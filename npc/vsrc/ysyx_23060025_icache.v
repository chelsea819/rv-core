==> flow/design.v <==
module ysyx_23060025_icache #(parameter ADDR_WIDTH = 32, DATA_WIDTH = 32, CACHE_LINE_ADDR_W = 2, CACHE_WAY_ADDR_W = 1, CACHE_LINE_OFF_ADDR_W = 4)(
	input         		clock,
	input         		reset,
	input  [31:0] 		in_paddr,	 
	input         		in_psel,	 
	output 	        	in_pready,	 
	output 	 [31:0] 	in_prdata,	 
	input         		in_fence_flag,	 
	output     [31:0]	out_paddr	,
	output 	         	out_psel	,
	output 	  	[7:0]  	out_arlen	,
	output 	  	[2:0]   out_arsize	,
	input        		out_rvalid	,
	input           	out_rlast	,
	input   	[31:0] 	out_rdata	
);
	localparam	[1:0]	STATE_IDLE = 2'b00, STATE_CHECK = 2'b01, STATE_LOAD = 2'b10, STATE_FENCE = 2'b11;
	parameter	CACHE_LINE_W = (2 ** CACHE_LINE_OFF_ADDR_W)*8;
	parameter	CACHE_LINE_NUM = 2 ** CACHE_LINE_ADDR_W;
	parameter	TAG_W = ADDR_WIDTH-CACHE_LINE_ADDR_W-CACHE_LINE_OFF_ADDR_W;
	parameter	CACHE_VALID_W = 1;
	parameter	PASS_TIMES = (2 ** CACHE_LINE_OFF_ADDR_W) / 4;
	wire state_check = (con_state == STATE_CHECK);
	wire [31:0]  raddr     = in_paddr;
	reg random_data;
	always @(posedge clock) begin
		if(reset) begin
			random_data <= 0;
		end else if(con_state != STATE_LOAD) begin
			random_data <= random_data ^ 1;
		end
	end
	reg	[1:0] con_state;
	reg	[1:0] next_state;
	reg	[CACHE_LINE_W-1:0]	cache_reg_way_0	[CACHE_LINE_NUM-1:0];
	reg	[CACHE_LINE_W-1:0]	cache_reg_way_1	[CACHE_LINE_NUM-1:0];
	reg	[TAG_W+CACHE_VALID_W-1:0]			cache_tag_way_0	[CACHE_LINE_NUM+CACHE_VALID_W-1:0];
	reg	[TAG_W+CACHE_VALID_W-1:0]			cache_tag_way_1	[CACHE_LINE_NUM+CACHE_VALID_W-1:0];
	wire [TAG_W-1:0]					addr_tag	= raddr[ADDR_WIDTH-1:CACHE_LINE_OFF_ADDR_W+CACHE_LINE_ADDR_W];
	wire [CACHE_LINE_ADDR_W-1:0]		addr_index	= raddr[CACHE_LINE_OFF_ADDR_W+CACHE_LINE_ADDR_W-1:CACHE_LINE_OFF_ADDR_W];
	wire [CACHE_LINE_OFF_ADDR_W-1:0]	addr_off	= raddr[CACHE_LINE_OFF_ADDR_W-1:0];
	wire check_hit_0 					= (addr_tag == cache_tag_way_0[addr_index][TAG_W-1:0] && cache_tag_way_0[addr_index][TAG_W+CACHE_VALID_W-1] == 1);
	wire check_hit_1 					= (addr_tag == cache_tag_way_1[addr_index][TAG_W-1:0] && cache_tag_way_1[addr_index][TAG_W+CACHE_VALID_W-1] == 1);
	wire check_hit = check_hit_0 | check_hit_1;
	wire [CACHE_LINE_W-1:0] cache_line_data	= check_hit_0 ? cache_reg_way_0[addr_index] >> ({addr_off, 3'b0}) : cache_reg_way_1[addr_index] >> ({addr_off, 3'b0});
	wire [DATA_WIDTH-1:0] 	prdata			= cache_line_data[DATA_WIDTH-1:0];
	wire [ADDR_WIDTH-1:0] 	load_raddr = {addr_tag, addr_index, {(ADDR_WIDTH-TAG_W-CACHE_LINE_ADDR_W){1'b0}}};
	wire [2:0] 			  	load_rsize = 3'b010;
	wire [7:0] 				load_rlen  = PASS_TIMES - 1;
	always @(posedge clock) begin
		if (reset) begin
			con_state <= 0;
		end else begin
			con_state <= next_state;
		end
	end
	always @(*) begin
		next_state = con_state;
		case (con_state)
			STATE_IDLE: begin
				if(in_psel) begin
					next_state = STATE_CHECK;
				end else if(in_fence_flag) begin
					next_state = STATE_FENCE;
				end
			end
			STATE_CHECK: begin
				if(check_hit & in_psel) begin
					next_state = STATE_CHECK;
				end else if(check_hit) begin
					next_state = STATE_IDLE;
				end else begin
					next_state = STATE_LOAD;
				end
			end
			STATE_LOAD: begin
				if(out_rvalid && out_rlast) begin
					next_state = STATE_IDLE;
				end 
			end
			STATE_FENCE: begin
				next_state = STATE_IDLE;
			end
		endcase
	end
	integer j;
	always @(posedge clock) begin
		if(out_rvalid) begin
			if(~random_data) begin
				cache_reg_way_0[addr_index] <= cache_reg_way_0[addr_index] >> 32 | {out_rdata, {(CACHE_LINE_W-32){1'b0}}};
			end else begin
				cache_reg_way_1[addr_index] <= cache_reg_way_1[addr_index] >> 32 | {out_rdata, {(CACHE_LINE_W-32){1'b0}}};
			end
		end
	end
	always @(posedge clock) begin
		if(out_rvalid & out_rlast) begin
			if(~random_data) begin
				cache_tag_way_0[addr_index] <= {1'b1, addr_tag};
			end else begin
				cache_tag_way_1[addr_index] <= {1'b1, addr_tag};
			end
		end else if(next_state == STATE_FENCE) begin
			for (j = 0; j < CACHE_LINE_NUM; j = j + 1) begin
				cache_tag_way_0[j][TAG_W+CACHE_VALID_W-1] <= 0;  
				cache_tag_way_1[j][TAG_W+CACHE_VALID_W-1] <= 0;  
			end
		end
	end
	reg r_last_valid;
	always @(posedge clock) begin
		if(reset) begin
			r_last_valid <= 0;
		end else begin
			r_last_valid <= out_rvalid & out_rlast;
		end
	end
	assign out_arsize = load_rsize;
	assign out_arlen = load_rlen;
	assign out_psel = (con_state == STATE_LOAD);
	assign out_paddr = load_raddr;
	assign in_pready = r_last_valid | (state_check & check_hit);
	assign in_prdata = prdata;
endmodule
From RTL to reports: ysyx_23060025_icache
Tool output for the design above, in the order of the flow.
Line numbers count from 1 in the design file above.
Operators carry their Yosys type and port widths (W data, S select, Z words).
Cell names lack the library's common part.
A cell with - has no value.
- top: ysyx_23060025_icache
- clock: clock
- cell library: sky130hd
- timing corner: tt_025C_1v80

Word-level counts
Source: Yosys, flattened and elaborated, memories not mapped. Widths are those after wreduce. Registers that Yosys merges into a memory's read port (data or address) are not register bits. Print and check cells do not count. Equal cells are merged and count once.
Memory sizes are those after Yosys's memory passes, which may raise the word count (mostly to a power of two), join words into wider ones and drop unused or constant bits.
- output and inout port bits: 77
- memory cells at 4
- bits in writable memories at 1456
- word-level cells at 61
- register bits at 4
- equality and inequality tests: 7
- noted reduce/logical cells: 4
- bitwise gates (word level) at 8
- shift operators at 2
- mux-type cells at 33
- memory list (name ; depth ; width ; RTL line ; source):
    cache_reg_way_0 ; 4 ; 128 ; 35 ; reg [CACHE_LINE_W-1:0] cache_reg_way_0 [CACHE_LINE_NUM-1:0];
    cache_reg_way_1 ; 4 ; 128 ; 36 ; reg [CACHE_LINE_W-1:0] cache_reg_way_1 [CACHE_LINE_NUM-1:0];
    cache_tag_way_0 ; 8 ; 27 ; 37 ; reg [TAG_W+CACHE_VALID_W-1:0] cache_tag_way_0 [CACHE_LINE_NUM+CACHE_VALID_W-1:0];
    cache_tag_way_1 ; 8 ; 27 ; 38 ; reg [TAG_W+CACHE_VALID_W-1:0] cache_tag_way_1 [CACHE_LINE_NUM+CACHE_VALID_W-1:0];
- operators by type and width (operator ; number):
    $mux W128 ; 4
    $shr A128 B7 Y32 ; 2
    $or A96 B128 Y128 ; 2
    $mux W27 ; 6
    $eq A26 B26 Y1 ; 2
    $mux W32 ; 1
    $mux W2 ; 9
    $mux W3 ; 4
    $pmux W2 S4 ; 1
    $mux W1 ; 8
    $eq A2 B2 Y1 const B ; 3
    $and A1 B1 Y1 ; 3
    $logic_and A1 B1 Y1 ; 3
    $or A1 B1 Y1 ; 2
    $eq A2 B1 Y1 const B ; 1
    $ne A2 B2 Y1 const B ; 1
    $logic_not A2 Y1 ; 1
    $not A1 Y1 ; 1

Logic depth
Yosys ltp: most cells in a row. Word level: on the elaborated netlist, between registers, memories and ports. Mapped: between sequential cells and ports; inverters and the memories' decode and read muxes count.
- noted word-level depth: 9
- noted ABC_AREA: 0
- gate-level depth with buffers: 17
- depth with buffers taken out at 10

After synthesis
Source: synth_stat.txt of the flow (Yosys; design flattened, memories mapped). It holds for the ABC_AREA given above (unset counts as 0); a run with the other value may have another netlist.
- flip-flops at 1248
- cells in the netlist: 2471
- chip area (Yosys) at 50583.5 um2
- noted buffers: 180
- sequential part of the area: 37315.8 um2
- cells by type (type ; number ; area in all (um2)):
    edfxtp_1 ; 1232 ; 3.7E+04
    mux4_2 ; 310 ; 6.98E+03
    mux2i_1 ; 221 ; 2.21E+03
    buf_4 ; 55 ; 412.896
    nand2_1 ; 93 ; 349.085
    dfxtp_1 ; 16 ; 320.307
    xnor2_1 ; 36 ; 315.302
    clkbuf_1 ; 72 ; 270.259
    nor2_1 ; 68 ; 255.245
    mux2_2 ; 17 ; 191.434
    buf_2 ; 37 ; 185.178
    o22ai_1 ; 27 ; 168.912
    xor2_1 ; 18 ; 157.651
    a21oi_1 ; 25 ; 125.12
    nand3_1 ; 23 ; 115.11
    a22oi_1 ; 14 ; 105.101
    o211ai_1 ; 14 ; 105.101
    o21ai_0 ; 19 ; 95.091
Other cell types: 45; their cells: 174.

Path before layout
OpenSTA on the mapped netlist: ideal clock, no wires. The path of least setup slack (recovery checks aside). Input and output delay are each 20% of the period. Register names are those of the netlist, which keeps one name where synthesis merged equal registers.
- path type: input-to-reg
- start: input in_paddr[4]
- end: memory cache_reg_way_0[1][0]
- path buffers: 9
- setup time at 0.772 ns
- launch time at the first pin: 4.340 ns
- noted clock period: 21.7 ns
- setup slack: 5.488 ns
- path delay at 11.872 ns
- noted data required time: 20.928 ns
- arrival time: 15.440 ns
- noted stages on the path: 11
- synthesis period reached: 16.212 ns
"path delay" is the arrival time less input delay plus setup time.
"stages on the path" counts driving pins, that of a launching flip-flop among them; a cell with two outputs on the path counts twice.
"synthesis period reached" is the clock period less the worst setup slack; recovery checks do not enter. This is arithmetic on one report: input and output delays are still those of the set period (20% each).
The rows between start and end are the longest chain of elaborated cells between them; the timing report does not say that the signal goes this way. Where chains are equally long, one stands for them.
Each line given opens the expression or statement behind the cell; cells for indexed reads and writes are added by Yosys, which also makes memories of some case tables.
The path ends at the enable pin of a flip-flop; only ways to that pin are counted.
- cells stage by stage: buf_2 buf_4 buf_4 buf_4 buf_2 buf_2 buf_2 buf_2 buf_2 nand2_1 nor3_1
- cells in the longest elaborated chain at 2
- ends and longest elaborated chain, post-synthesis (item ; RTL line ; source):
    from (decl) ; 4 ; input [31:0] in_paddr,
    $mux W2 ; 89 ; if(~random_data) begin
    $mux W2 ; 88 ; if(out_rvalid) begin
    to (decl) ; 35 ; reg [CACHE_LINE_W-1:0] cache_reg_way_0 [CACHE_LINE_NUM-1:0];

Timing after layout
From the final timing report of run A: the path of least setup slack in the routed layout; clock arrival at registers is part of the times.
- path type: input-to-output
- start: input in_paddr[5]
- end: output in_prdata[15]
- setup slack: 2.69 ns
- launch time at the first pin: 2.94 ns
- noted data required time: 11.76 ns
- output delay at 2.94 ns
- arrival time: 9.07 ns
- noted stages on the path: 16
- path buffers: 11
- noted clock period: 14.7 ns
The rows between start and end are the longest chain of elaborated cells between them; the timing report does not say that the signal goes this way. Where chains are equally long, one stands for them.
A memory read counts as a cell of the chain, while the word-level depth stops at memories.
- cells stage by stage: clkdlybuf4s50_1 buf_2 buf_1 buf_1 buf_6 buf_2 clkbuf_1 buf_6 clkbuf_2 mux4_2 mux2i_1 mux2i_1 o22ai_1 nor4_2 buf_2 clkdlybuf4s50_1
- cells in the longest elaborated chain at 4
- ends and longest elaborated chain, after layout (item ; RTL line ; source):
    from (decl) ; 4 ; input [31:0] in_paddr,
    $mem_v2 Z8 W27 ; 37 ; reg [TAG_W+CACHE_VALID_W-1:0] cache_tag_way_0 [CACHE_LINE_NUM+CACHE_VALID_W-1:0];
    $eq A26 B26 Y1 ; 42 ; wire check_hit_0 = (addr_tag == cache_tag_way_0[addr_index][TAG_W-1:0] && cache_tag_way_0[addr_index][TAG_W+CA ...
    $logic_and A1 B1 Y1 ; 42 ;
    $mux W32 ; 45 ; wire [CACHE_LINE_W-1:0] cache_line_data = check_hit_0 ? cache_reg_way_0[addr_index] >> ({addr_off, 3'b0}) : ca ...
    to (decl) ; 7 ; output [31:0] in_prdata,

Ticket comment

2 stored runs of ysyx_23060025_icache in the flow (synthesis by Yosys, layout by OpenROAD, sky130hd cells), in arbitrary order. Constraints: input delay and output delay 20% of the set period each, output load 0.01 pF.
"clock period achieved": clock period set for the run, less the worst setup slack. It is reckoned from that one timing run; input and output delays stay at 20% of the period that was set.
"time of the worst setup path" = time allowed to the worst setup path (clock period - input delay - output delay, where it has them) - its slack; a late launch clock adds to it, a late capture clock takes from it.
"total design power" rests on the timing tool's default activity at the inputs, not on a simulated workload.

Run A
Settings were period_ns = 14.7; CORE_UTILIZATION = 44; SETUP_SLACK_MARGIN = 2.57; PLACE_DENSITY_LB_ADDON = 0.05; HOLD_SLACK_MARGIN = -0.01; TNS_END_PERCENT = 100; GPL_TIMING_DRIVEN = 0; CAP_MARGIN = 40; CORE_MARGIN = 2; SLEW_MARGIN = 20
- utilization: 53.3%
- noted the total design power: 0.008023 W
- post-route worst hold slack at 0.470 ns
- noted the worst slack on setup checks: 2.692 ns
- clock period achieved: 12.008 ns
- noted the time of the worst setup path: 6.13 ns
- worst setup path kind: input-to-output
- standard-cell area after routing at 60,917.2 um2
- cell area after synthesis at 50,583.5 um2
- die size: 117,690.0 um2

Run B
Settings were period_ns = 18.6; CORE_UTILIZATION = 61; SETUP_SLACK_MARGIN = 3.78; PLACE_DENSITY_LB_ADDON = 0.03; HOLD_SLACK_MARGIN = 0.14; CELL_PAD_IN_SITES_GLOBAL_PLACEMENT = 1; CTS_CLUSTER_SIZE = 48; CTS_CLUSTER_DIAMETER = 302; SLEW_MARGIN = 30; MIN_ROUTING_LAYER = met2; MAX_ROUTING_LAYER = met4; CAP_MARGIN = 20; CORE_MARGIN = 2
- noted the worst slack on setup checks: 4.085 ns
- die size: 85,243.6 um2
- utilization: 65.6%
- clock period achieved: 14.515 ns
- standard-cell area after routing at 53,835.4 um2
- post-route worst hold slack at 0.490 ns
- cell area after synthesis at 50,583.5 um2
- noted the time of the worst setup path: 7.08 ns
- worst setup path kind: input-to-output
- noted the total design power: 0.004709 W
