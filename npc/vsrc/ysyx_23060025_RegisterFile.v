==> flow/design.v <==
module ysyx_23060025_RegisterFile #(parameter REG_NUM = 16, DATA_WIDTH = 32)(
	input								clock		,
	input		[DATA_WIDTH - 1:0]		wdata	,
	input	    [4:0]					rsc1	,
	input	    [4:0]					rsc2	,
	input	    [4:0]					rd		,
	input								reset	,
	input								regWrite,
	output		[DATA_WIDTH - 1:0]		r_data1	,
	output		[DATA_WIDTH - 1:0]		r_data2	
);
	reg [DATA_WIDTH - 1:0] rf [REG_NUM - 2:0];
	always @(posedge clock) begin
		if (regWrite && rd != 0) rf[rd[3:0]-1] <= wdata;
	end
	assign r_data1 = rf[rsc1[3:0]-1];
	assign r_data2 = rf[rsc2[3:0]-1];
endmodule
Step by step through the tools: ysyx_23060025_RegisterFile:

The steps from the RTL of ysyx_23060025_RegisterFile to its reports follow in flow order.
Line numbers count from 1 in the design file above.
Operators carry their Yosys type and port widths (W data, S select, Z words).
Library cell names are shortened.
A cell with - has no value.

* design top: ysyx_23060025_RegisterFile
* clock: clock
* standard-cell library: sky130hd
* timing corner: tt_025C_1v80

Elaborated design:

Yosys after proc, flatten, opt, wreduce and memory -nomap, before mapping. Enables and synchronous resets that opt folds into registers are not counted as muxes. Memory bits, and registers merged into a memory's read port (data or address), are not among the register bits. Print and check cells are not counted. Equal cells are merged and count once.
Yosys's memory passes give these memory sizes; they may raise the number of words (mostly to a power of two), join words into wider ones and drop unused or constant bits.

* flip-flop bits (word level): 0
* memory bits (writable): 480
* memories kept: 1
* bits of input ports: 50
* output and inout bits: 64
* elaborated cells: 9

Memory list
* rf: words 15, bits a word 32, rd ports 2, write ports 1, line 12 `reg [DATA_WIDTH - 1:0] rf [REG_NUM - 2:0];`

* add/sub/neg operators: 3
* mux-type cells: 3
* reductions and logical operators: 2

Operators by type and width (count)
* $mux W32: 1
* $sub A4 B1 Y4 const B: 3
* $reduce_bool A5 Y1: 1
* $mux W4: 1
* $logic_and A1 B1 Y1: 1
* $mux W1: 1

Longest topological paths:

Yosys ltp: most cells in a row. Word level: on the elaborated netlist, between registers, memories and ports. Mapped: between sequential cells and ports; inverters and the memories' decode and read muxes count.

* word-level depth: 3
* ABC_AREA: 0
* depth in mapped cells: 12
* depth with buffers taken out: 6

Mapped cells and area:

Yosys stat after the flow's synthesis: flattened, memories mapped to cells. It holds for the ABC_AREA given above (unset counts as 0); a run with the other value may have another netlist.

Cell types
* edfxtp_1: count 480, area in all 1.44E+04 sq um
* mux4_2: count 192, area in all 4.32E+03 sq um
* a22oi_2: count 58, area in all 725.696 sq um
* mux2i_1: count 64, area in all 640.614 sq um
* nand2_1: count 129, area in all 484.214 sq um
* o211ai_1: count 64, area in all 480.461 sq um
* nand3_1: count 65, area in all 325.312 sq um
* buf_2: count 56, area in all 280.269 sq um
* clkbuf_1: count 28, area in all 105.101 sq um
* buf_6: count 6, area in all 67.565 sq um
* a22oi_1: count 6, area in all 45.043 sq um
* nor2_1: count 12, area in all 45.043 sq um
* ha_1: count 2, area in all 25.024 sq um
* a21boi_2: count 2, area in all 22.522 sq um
* or4_4: count 2, area in all 22.522 sq um
* a21oi_2: count 2, area in all 17.517 sq um
* and3b_1: count 2, area in all 17.517 sq um
* xnor2_1: count 2, area in all 17.517 sq um

Not listed: further types 11, cells in them 20.

* standard cells after synthesis: 1192
* synthesis area: 0.0221888 sq mm
* sequential area: 0.0144138 sq mm
* flip-flops: 480
* buffer cells: 92

Path before layout:

Source: OpenSTA report_checks on the synthesized netlist (no wires, ideal clock, input and output delay 20% of the period each), path of least setup slack; recovery checks are left aside. Register names are those of the netlist, which keeps one name where synthesis merged equal registers.

* path kind: input port to output port
* from: input rsc1[0]
* to: output r_data1[10]
* clock period: 3740 ps
* input delay: 748 ps
* output delay: 748 ps
* time at the first pin: 748 ps
* arrival: 3184 ps
* required time: 2992 ps
* path slack: -192 ps
* delay of the path: 2436 ps
* stages: 11
* buffers on the path: 5
* period reached after synthesis: 3932 ps

"delay of the path" is the arrival time less input delay plus setup time.
A path that ends at an output port has no setup time.
"stages" counts driving pins, that of a launching flip-flop among them; a cell with two outputs on the path counts twice.
"period reached after synthesis" = period - worst setup slack (recovery checks aside). The figure is calculated, with input and output delays left at 20% of the set period.
Between the ends stands the longest chain of elaborated cells between them, by number of cells; it is not shown to be the way that was timed. Of several equally long chains one is given.
Each line given opens the expression or statement behind the cell; cells for indexed reads and writes are added by Yosys, which also makes memories of some case tables.
A memory read counts as a cell of the chain, while the word-level depth stops at memories.

* cell sequence: clkbuf_1 buf_2 buf_2 buf_2 inv_1 ha_1 xor2_1 clkbuf_1 mux4_2 a22oi_2 nand3_1
* cells in the longest elaborated chain: 2
* elaborated cells between the ends (all ways): 2
* source lines of those cells: 2
* classes of those cells: add/sub: 1; memory: 1

Ends and longest elaborated chain, after synthesis
* start, declared: line 4 `input [4:0] rsc1 ,`
* $sub A4 B1 Y4: line 16 `assign r_data1 = rf[rsc1[3:0]-1];`
* $mem_v2 Z15 W32: line 12 `reg [DATA_WIDTH - 1:0] rf [REG_NUM - 2:0];`
* end, declared: line 9 `output [DATA_WIDTH - 1:0] r_data1 ,`

Worst path after layout:

From the final timing report of flow run 1: the path of least setup slack in the routed layout; clock arrival at registers is part of the times.
The path's times are printed in steps of 10 ps; the period is the one set.

* path kind: input port to output port
* from: input rsc1[1]
* to: output r_data1[0]
* clock period: 6590 ps
* input delay: 1320 ps
* output delay: 1320 ps
* time at the first pin: 1320 ps
* arrival: 4430 ps
* required time: 5270 ps
* path slack: 840 ps
* stages: 9
* buffers on the path: 3

Between the ends stands the longest chain of elaborated cells between them, by number of cells; it is not shown to be the way that was timed. Of several equally long chains one is given.
A memory read counts as a cell of the chain, while the word-level depth stops at memories.

* cell sequence: clkdlybuf4s50_1 inv_1 ha_1 xor2_4 buf_12 mux4_2 a22oi_1 nand3_1 clkdlybuf4s50_1
* cells in the longest elaborated chain: 2
* elaborated cells between the ends (all ways): 2
* source lines of those cells: 2
* classes of those cells: add/sub: 1; memory: 1

Ends and longest elaborated chain, after layout
* start, declared: line 4 `input [4:0] rsc1 ,`
* $sub A4 B1 Y4: line 16 `assign r_data1 = rf[rsc1[3:0]-1];`
* $mem_v2 Z15 W32: line 12 `reg [DATA_WIDTH - 1:0] rf [REG_NUM - 2:0];`
* end, declared: line 9 `output [DATA_WIDTH - 1:0] r_data1 ,`

Add stored flow runs of ysyx_23060025_RegisterFile

Settings and measured results of 2 stored flow runs for module ysyx_23060025_RegisterFile (sky130hd), not sorted in any way. The constraints put input and output delay at 20% of the set period each and load the outputs with 0.01 pF.
By "period achieved" is meant the clock period of the run minus its worst setup slack. This is arithmetic on one report: input and output delays are still those of the set period (20% each).
"time used up by the worst setup path" means the part of the period allowed to the worst setup path (the constraints hold back 20% at inputs and 20% at outputs) less its slack; where the path has registers, the arrival times of their clocks count too.
By "power consumption" is meant OpenSTA's value without simulated activity: inputs other than the clock are taken to toggle once in ten clock periods, and the tool carries that through the logic.
"time used up by the worst setup path" is given in steps of 10 ps.

### Flow run 1

Settings: `period_ns=6.59`, `CORE_UTILIZATION=54`, `SETUP_SLACK_MARGIN=0.51`, `CORE_MARGIN=5`, `CELL_PAD_IN_SITES_GLOBAL_PLACEMENT=1`, `CELL_PAD_IN_SITES_DETAIL_PLACEMENT=2`, `TNS_END_PERCENT=35`, `ABC_AREA=0`, `CTS_CLUSTER_SIZE=38`, `CAP_MARGIN=20`, `SLEW_MARGIN=20`

- Period achieved: 5747 ps
- Chip area in the Yosys report: 0.0221888 sq mm
- Utilization: 0.628
- Total negative slack on setup checks: 0 ps
- Power consumption: 7162 µW
- Worst slack on setup checks: 843 ps
- Time used up by the worst setup path: 3110 ps
- Critical path type: input port to output port
- Die footprint: 0.0452434 sq mm

### Flow run 2

Settings: `period_ns=5.21`, `CORE_UTILIZATION=30`, `SETUP_SLACK_MARGIN=0.03`, `PLACE_DENSITY_LB_ADDON=0.19`, `CORE_ASPECT_RATIO=1.94`, `CELL_PAD_IN_SITES_GLOBAL_PLACEMENT=0`, `GPL_ROUTABILITY_DRIVEN=1`, `CTS_CLUSTER_SIZE=78`, `CTS_CLUSTER_DIAMETER=264`, `CAP_MARGIN=30`, `MAX_ROUTING_LAYER=met4`, `CORE_MARGIN=2`, `SLEW_MARGIN=20`

- Period achieved: 4988 ps
- Die footprint: 0.0762738 sq mm
- Chip area in the Yosys report: 0.0221888 sq mm
- Utilization: 0.346
- Power consumption: 7146 µW
- Worst slack on setup checks: 222 ps
- Total negative slack on setup checks: 0 ps
- Time used up by the worst setup path: 2900 ps
- Critical path type: input port to output port
